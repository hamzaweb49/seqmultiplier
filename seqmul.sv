==> flow/design.v <==
module AddModule(
    input logic clk,
    input logic [15:0] multiplicand,
    input logic [15:0] accumulator,
    input logic add_signal,
    output logic [15:0] accumulator_out
);
always @(posedge clk) begin
    accumulator_out <= add_signal ? (multiplicand ^ accumulator) : accumulator;
end
endmodule
module ShiftModule(
    input logic clk,
    input logic reset,
    input logic enable,
    input logic [15:0] accumulator,
    input logic [15:0] multiplier,
    input logic [0:0] carry,
    output logic [15:0] accumulator_out,
    output reg [15:0] multiplier_out,
    output logic [0:0] carry_out
);
reg [15:0] shift_reg;
reg carry_reg;
always @(posedge clk or posedge reset) begin
    if (reset) begin
        shift_reg <= 16'b0;
        carry_reg <= 1'b0;
    end else if (enable) begin
        carry_reg <= carry_reg >> 1;
        shift_reg <= accumulator >> 1;
        multiplier_out <= multiplier >> 1;
    end
end
assign accumulator_out = shift_reg;
assign carry_out = carry_reg;
endmodule
module MuxModule(
    input logic [15:0] multiplicand,
    input logic [15:0] zeros,
    input logic mux_signal,
    output logic [15:0] selected_input
);
assign selected_input = mux_signal ? multiplicand : zeros;
endmodule
module Datapath(
    input logic clk,
    input logic reset,
    input logic start,
    input logic add_signal,
    input logic shift_signal,
    input logic mux_signal,
    input logic [15:0] multiplicand,
    input logic [15:0] accumulator,
    input logic [15:0] multiplier,
    output logic [31:0] product
);
logic [15:0] shift_reg_shift;
reg [15:0] shift_reg_mux;
reg [15:0] intermediate_accumulator;
logic [15:0] shift_multiplier; 
reg carry;
MuxModule mux_inst(
    .multiplicand(multiplicand), 
    .zeros(16'b0),
    .mux_signal(mux_signal), 
    .selected_input(shift_reg_mux)
);
always @(posedge reset) begin
end
AddModule add_inst(.clk(clk), .multiplicand(shift_reg_mux), .accumulator(accumulator),
                  .add_signal(add_signal), .accumulator_out(intermediate_accumulator));
ShiftModule shift_inst(
    .clk(clk), 
    .reset(reset), 
    .enable(shift_signal),
    .accumulator(intermediate_accumulator), 
    .multiplier(multiplier),
    .carry(carry), 
    .accumulator_out(shift_reg_shift),
    .multiplier_out(shift_multiplier), 
    .carry_out(carry)
);
assign product = {shift_reg_shift, shift_multiplier};
endmodule
module Controller(
    input logic clk,
    input logic reset,
    input logic start,
    input logic [15:0] multiplier,
    output reg add_signal,
    output reg shift_signal,
    output reg mux_signal
);
parameter IDLE = 2'b00;
parameter ADD = 2'b01;
parameter SHIFT = 2'b10;
parameter FINISH = 2'b11;
reg [1:0] state;
reg [3:0] count;
always @(posedge clk or posedge reset) begin
    if (reset) begin
        state <= IDLE;
        count <= 4'b0;
        add_signal <= 1'b0;
        shift_signal <= 1'b0;
        mux_signal <= 1'b0;
    end else begin
        case (state)
            IDLE: begin
                if (start) begin
                    state <= ADD;
                    count <= 4'b0;
                    add_signal <= 1'b0;
                    shift_signal <= 1'b0;
                    mux_signal <= 1'b0;
                end
            end
            ADD: begin
                mux_signal = multiplier[0];
                add_signal = 1'b1;
                state <= SHIFT;
            end
            SHIFT: begin
                if (count < 16) begin
                    count <= count + 1;
                    shift_signal <= 1'b1;
                    state <= ADD;
                end else begin
                    state <= FINISH;
                end
            end
            FINISH: begin
                state <= IDLE;
            end
            default: state <= IDLE;
        endcase
    end
end
endmodule
From RTL to reports: Datapath
What the tools print for Datapath, step after step.
Line numbers count from 1 in the design file above.
A cell with - has no value.
Inputs
  top module: Datapath
  clock input: clk
  library: sky130hd
  corner: tt_025C_1v80

Word-level counts
Counts by Yosys on the flattened word-level netlist (proc, flatten, opt, wreduce; memories kept). Register bits leave out memories and registers merged into their read ports (data or address); mux counts leave out enables and synchronous resets folded into registers. Print and check cells are left out. Cells with the same type and inputs are merged into one.
Bit counts
  bits in registers: 46
  elaborated cells: 8
Operators by class
  muxes and demuxes: 2
  bitwise logic cells: 2
  reductions and logical operators: 1
Operators with widths (count)
  two-way mux 16 bit: 2
  XOR 16 bit: 1
  AND reduction 2 bit: 1
  NOT 1 bit: 1

Depth
Longest topological path by Yosys (ltp), each cell counted once; first at word level (registers and memories cut), then after technology mapping (sequential cells cut; the memories' decode and read muxes count).
Logic depth
  depth in word-level cells: 3
  ABC_AREA: 0
  gate-level depth with buffers: 3

Mapped cells and area
The flow's flattened synthesis, as Yosys stat reports it; memories are mapped. The netlist is that of the ABC_AREA named above (0 if unset); the other value can give another one.
The area totals of this step are shown rounded.
Mapped netlist
  cell count: 99
  mapped area: 1610 µm²
  mapped flip-flops: 45
  buffer cells: 6
Cells by type
  sky130_fd_sc_hd__edfxtp_1: count 15, total area 450.432 µm²
  sky130_fd_sc_hd__dfrtp_1: count 15, total area 375.36 µm²
  sky130_fd_sc_hd__dfxtp_1: count 15, total area 300.288 µm²
  sky130_fd_sc_hd__mux2_4: count 9, total area 135.13 µm²
  sky130_fd_sc_hd__xnor2_1: count 15, total area 131.376 µm²
  sky130_fd_sc_hd__nand3_1: count 15, total area 75.072 µm²
  sky130_fd_sc_hd__mux2_2: count 6, total area 67.565 µm²
  sky130_fd_sc_hd__buf_4: count 3, total area 22.522 µm²
  sky130_fd_sc_hd__buf_6: count 2, total area 22.522 µm²
  sky130_fd_sc_hd__buf_12: count 1, total area 20.019 µm²
  sky130_fd_sc_hd__nor2b_1: count 1, total area 6.256 µm²
  sky130_fd_sc_hd__conb_1: count 1, total area 3.754 µm²
  sky130_fd_sc_hd__inv_1: count 1, total area 3.754 µm²
By module: a second synthesis without flattening, with its own total; a netlist apart from the flattened one above.
Second synthesis, totals
  cells (unflattened synthesis): 122
  area total of the unflattened synthesis: 1910 µm²
Each row is one instance without its submodules.
By module
  ShiftModule: times used 1, cells 53, area 1100 µm²
  AddModule: times used 1, cells 50, area 564 µm²
  MuxModule: times used 1, cells 18, area 249 µm²
  Datapath: times used 1, cells 1, area 3.8 µm²

Worst setup path after synthesis
Source: OpenSTA report_checks on the synthesized netlist (no wires, ideal clock, input and output delay 20% of the period each), path of least setup slack; recovery checks are left aside. Register names are those of the netlist, which keeps one name where synthesis merged equal registers.
Timing path post-synthesis
  kind: input to register
  start: input shift_signal
  end: register shift_inst.multiplier_out[0]
  period: 1.58 ns
  external input delay: 0.316 ns
  library setup time: 0.388 ns
  data arrival time: 1.299 ns
  slack: -0.107 ns
  path delay: 1.371 ns
  stages on the path: 3
  buffers on the path: 2
  synthesis period reached: 1.687 ns
"path delay" = arrival - input delay + setup time.
"stages on the path": output pins that drive a net of the path, with the launching flip-flop's if there is one; two outputs of one cell count as two.
"synthesis period reached" is the clock period less the worst setup slack; recovery checks do not enter. This is arithmetic on one report: input and output delays are still those of the set period (20% each).
The rows between start and end are the longest chain of elaborated cells between them; the timing report does not say that the signal goes this way. Where chains are equally long, one stands for them.
A line is the first line of the expression or statement that the cell stems from. Yosys adds cells for indexed reads and writes and turns some case tables into memories.
On the way, post-synthesis
  cells stage by stage: sky130_fd_sc_hd__buf_6 > sky130_fd_sc_hd__buf_12 > sky130_fd_sc_hd__nor2b_1
  length of the longest elaborated chain: 1
  elaborated cells on any way between the ends: 1
  source lines of those cells: 0
RTL lines, path post-synthesis
  start: declaration: RTL line 51  | input logic shift_signal,
  AND reduction 2 bit
  end: assignment: RTL line 32  | multiplier_out <= multiplier >> 1;
  end: declaration: RTL line 20  | output reg [15:0] multiplier_out,

Data sheet: physical implementation of Datapath

Settings of 2 stored flow runs for module Datapath (sky130hd), not sorted in any way. The constraints put input and output delay at 20% of the set period each and load the outputs with 0.01 pF.
[job 1] settings: period_ns=2.46, CORE_UTILIZATION=68, PLACE_DENSITY_LB_ADDON=0.15, CORE_ASPECT_RATIO=1.52, CORE_MARGIN=10, CELL_PAD_IN_SITES_GLOBAL_PLACEMENT=1, GPL_TIMING_DRIVEN=0, GPL_ROUTABILITY_DRIVEN=1, MIN_ROUTING_LAYER=met1, MAX_ROUTING_LAYER=met5, CAP_MARGIN=20, SLEW_MARGIN=20
[job 1] result: did not finish, placement stopped with FLW-0024
[job 2] settings: period_ns=1.7, CORE_UTILIZATION=61, SETUP_SLACK_MARGIN=0.26, PLACE_DENSITY=0.84, CELL_PAD_IN_SITES_DETAIL_PLACEMENT=0, TNS_END_PERCENT=50, CTS_CLUSTER_DIAMETER=65, MAX_ROUTING_LAYER=met5, CAP_MARGIN=20, CORE_MARGIN=2, SLEW_MARGIN=20
[job 2] result: did not finish, placement stopped with DPL-0033
